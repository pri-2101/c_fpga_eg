==> flow/design.v <==
module FIFO8x9(
  input clk, rst,
  input RdPtrClr, WrPtrClr, 
  input RdInc, WrInc,
  input [8:0] DataIn,
  output [8:0] DataOut,
  input rden, wren
	);
	reg [8:0] fifo_array[7:0];
	reg [7:0] wrptr, rdptr;
	integer i;
	always@(posedge clk)
	begin
	    if(RdPtrClr == 1)
		rdptr = 0;
	    if(RdInc == 1)
		rdptr = rdptr+1;
	end
	always@(posedge clk)
	begin
	    if(rst == 1)
	    begin
		for(i = 0; i < 8; i = i+1)
		    fifo_array[i] = 0;
	    end
	    if(WrPtrClr == 1)
		wrptr = 0;
	    if(wren == 1)
		fifo_array[wrptr] = DataIn;
	    if(WrInc == 1)
		wrptr = wrptr+1;
	end
         assign DataOut = rden?9'bzzzzzzzzz:fifo_array[rdptr];
endmodule
# --- From RTL to reports: FIFO8x9 ---
# What the tools print for FIFO8x9, step after step.
# Line numbers count from 1 in the design file above.
# Operators: Yosys type, input widths -> output width; for muxes data width and select width s.
# Library cell names are shortened.
design:
  top_module: "FIFO8x9"
  clk_port: "clk"
  lib: "sky130hd"
  corner: "tt_025C_1v80"

# --- Word-level counts ---
# Source: Yosys, flattened and elaborated, memories not mapped. Widths are those after wreduce; folded enables and synchronous resets count as part of the registers. Print and check cells do not count. Equal cells are merged and count once.
# Memory sizes are those after Yosys's memory passes, which may raise the word count (mostly to a power of two), join words into wider ones and drop unused or constant bits.
word_totals:
  mem_bits_rw: 72
  wordCells: 14
  register_bits: 16
  in_bits: 17
  mem_count: 1
  out_inout_bits: 9
op_classes:
  n_mux: 9
  n_addsub: 2
mem_list:
  columns: ["name", "words", "width", "line", "text"]
  rows:
  - ["fifo_array", 8, 9, 9, "reg [8:0] fifo_array[7:0];"]
op_table:
  columns: ["cell", "n"]
  rows:
  - ["$mux 8", 4]
  - ["$mux 9", 2]
  - ["$add 8x1->8 const B", 2]
  - ["$mux 3", 1]
  - ["$mux 1", 2]

# --- Logic depth ---
# Longest topological path by Yosys (ltp), each cell counted once; first at word level (registers and memories cut), then after technology mapping (sequential cells cut; the memories' decode and read muxes count).
depth:
  ltp_word: 3
  ABC_AREA: 0
  mapped_depth: 6
  mapped_depth_nobuf: 4

# --- After synthesis ---
# The flow's flattened synthesis, as Yosys stat reports it; memories are mapped. The netlist is that of the ABC_AREA named above (0 if unset); the other value can give another one.
# Totals and module areas in this step are rounded.
synth_totals:
  flip_flops: 78
  mapped_cells: 221
  sequential_area_um2: 2300
  mapped_area_um2: 3600
  buffers: 7
by_type:
  columns: ["cell", "n", "type_area_um2"]
  rows:
  - ["edfxtp_1", 72, 2.16E+03]
  - ["and2_1", 72, 450.432]
  - ["mux4_1", 9, 236.477]
  - ["mux4_2", 9, 202.694]
  - ["mux2_4", 9, 135.13]
  - ["dfxtp_1", 6, 120.115]
  - ["or2_2", 8, 50.048]
  - ["xor2_1", 3, 26.275]
  - ["nor4b_4", 1, 23.773]
  - ["buf_12", 1, 20.019]
  - ["buf_2", 4, 20.019]
  - ["nor2b_1", 3, 18.768]
  - ["xnor2_1", 2, 17.517]
  - ["nor2_1", 4, 15.014]
  - ["nor3_1", 3, 15.014]
  - ["ha_1", 1, 12.512]
  - ["nand2b_1", 2, 12.512]
  - ["nor4_2", 1, 12.512]
# Other cell types: 8; their cells: 11.

# --- Timing after synthesis ---
# Path of least setup slack by OpenSTA after synthesis, without wires, with an ideal clock, recovery checks aside; 20% of the period is set as input and as output delay. Where synthesis merged equal registers, the netlist keeps one of their names.
synth_timing:
  kind: "register -> output"
  from: "register (no name shown)"
  to: "output port DataOut[0]"
  path_buffers: 2
  path_delay_ps: 1353
  clock_period_ps: 1840
  launch_ps: 0
  required_ps: 1472
  arrival_ps: 1353
  driving_pins: 5
  path_slack_ps: 119
  output_delay_ps: 368
  period_less_setup_slack_ps: 1721
# "path_delay_ps" is the arrival time less input delay plus setup time.
# At an output port there is no setup time.
# "driving_pins" counts driving pins, that of a launching flip-flop among them; a cell with two outputs on the path counts twice.
# "period_less_setup_slack_ps" = period - worst setup slack (recovery checks aside). The figure is calculated, with input and output delays left at 20% of the set period.
synth_via:
  path_cell_list: "dfxtp_1 buf_6 buf_12 mux4_2 mux2_4"
synth_lines:
  columns: ["element", "line", "text"]
  rows:
  - ["end: declaration", 6, "output [8:0] DataOut,"]
# Chain of elaborated cells between the ends: none given.

# --- Worst path after layout ---
# From the final timing report of run 1: the path of least setup slack in the routed layout; clock arrival at registers is part of the times.
# The path's times are printed in steps of 10 ps; the period is the one set.
layout_timing:
  kind: "register -> output"
  from: "register (no name shown)"
  to: "output port DataOut[4]"
  launch_ps: 330
  path_slack_ps: 130
  driving_pins: 6
  arrival_ps: 1970
  required_ps: 2100
  path_buffers: 3
  clock_period_ps: 2630
  output_delay_ps: 530
layout_via:
  path_cell_list: "dfxtp_2 buf_12 buf_4 mux4_2 mux2_4 clkdlybuf4s15_1"
layout_lines:
  columns: ["element", "line", "text"]
  rows:
  - ["end: declaration", 6, "output [8:0] DataOut,"]
# Chain of elaborated cells between the ends: none given.

--- measured runs ---
2 stored runs of FIFO8x9 in the flow (synthesis by Yosys, layout by OpenROAD, sky130hd cells), in arbitrary order. Constraints: input delay and output delay 20% of the set period each, output load 0.01 pF.
"worst_setup_path_time_ps" = time allowed to the worst setup path (clock period - input delay - output delay, where it has them) - its slack; a late launch clock adds to it, a late capture clock takes from it.
"final_power_mw" rests on the timing tool's default activity at the inputs, not on a simulated workload.
"worst_setup_path_time_ps" is given in steps of 10 ps.
Results are given in rounded form.

--- run 1 ---
==> flow/run.sh <==
#!/bin/bash
# the make line also repeats the synthesis and layout settings of config.mk as NAME=value (left out here)
make -C /OpenROAD-flow-scripts/flow DESIGN_CONFIG=/design/flow/config.mk WORK_HOME=/design/flow/orfs CLKGATE_MAP_FILE= finish
==> flow/config.mk <==
export PLATFORM = sky130hd
export DESIGN_NAME = FIFO8x9
export DESIGN_NICKNAME = FIFO8x9
export VERILOG_FILES = /design/flow/design.v
export SDC_FILE = /design/flow/constraint.sdc
export NUM_CORES = 4
export LEC_CHECK = 0
export ABC_AREA = 0
export CAP_MARGIN = 10
export CORE_MARGIN = 2
export CORE_UTILIZATION = 28
export CTS_CLUSTER_SIZE = 67
export GPL_TIMING_DRIVEN = 0
export MIN_ROUTING_LAYER = met2
export PLACE_DENSITY_LB_ADDON = 0.21
export SETUP_SLACK_MARGIN = 0.06
export SLEW_MARGIN = 20
==> flow/constraint.sdc <==
create_clock -name core_clock -period 2.63 [get_ports {clk}]
set_input_delay 0.5260 -clock core_clock [delete_from_list [all_inputs] [get_ports {clk}]]
set_output_delay 0.5260 -clock core_clock [all_outputs]
set_load 0.01 [all_outputs]

==> results, as YAML <==
results:
  yosys_chip_area_um2: 3600
  total_die_area_um2: 14000
  post_route_stdcell_area_um2: 4500
  layout_utilization_frac: 0.35
  ws_setup_ps: 130
  worst_hold_slack_ps: 550
  final_power_mw: 3.3
  worst_setup_path_time_ps: 1970
  worstPathKind: "register -> output"

--- run 2 ---
==> flow/run.sh <==
#!/bin/bash
# the make line also repeats the synthesis and layout settings of config.mk as NAME=value (left out here)
make -C /OpenROAD-flow-scripts/flow DESIGN_CONFIG=/design/flow/config.mk WORK_HOME=/design/flow/orfs CLKGATE_MAP_FILE= finish
==> flow/config.mk <==
export PLATFORM = sky130hd
export DESIGN_NAME = FIFO8x9
export DESIGN_NICKNAME = FIFO8x9
export VERILOG_FILES = /design/flow/design.v
export SDC_FILE = /design/flow/constraint.sdc
export NUM_CORES = 4
export LEC_CHECK = 0
export ABC_AREA = 0
export CAP_MARGIN = 10
export CORE_MARGIN = 2
export CORE_UTILIZATION = 53
export CTS_CLUSTER_SIZE = 41
export GPL_ROUTABILITY_DRIVEN = 1
export GPL_TIMING_DRIVEN = 0
export MAX_ROUTING_LAYER = met5
export MIN_ROUTING_LAYER = met2
export SETUP_SLACK_MARGIN = 0.13
export SLEW_MARGIN = 20
export TNS_END_PERCENT = 70
==> flow/constraint.sdc <==
create_clock -name core_clock -period 2.13 [get_ports {clk}]
set_input_delay 0.4260 -clock core_clock [delete_from_list [all_inputs] [get_ports {clk}]]
set_output_delay 0.4260 -clock core_clock [all_outputs]
set_load 0.01 [all_outputs]

==> results, as YAML <==
results:
  yosys_chip_area_um2: 3600
  total_die_area_um2: 7500
  post_route_stdcell_area_um2: 4300
  layout_utilization_frac: 0.64
  ws_setup_ps: -270
  worst_hold_slack_ps: 530
  final_power_mw: 3.4
  worst_setup_path_time_ps: 1980
  worstPathKind: "register -> output"
--- end ---
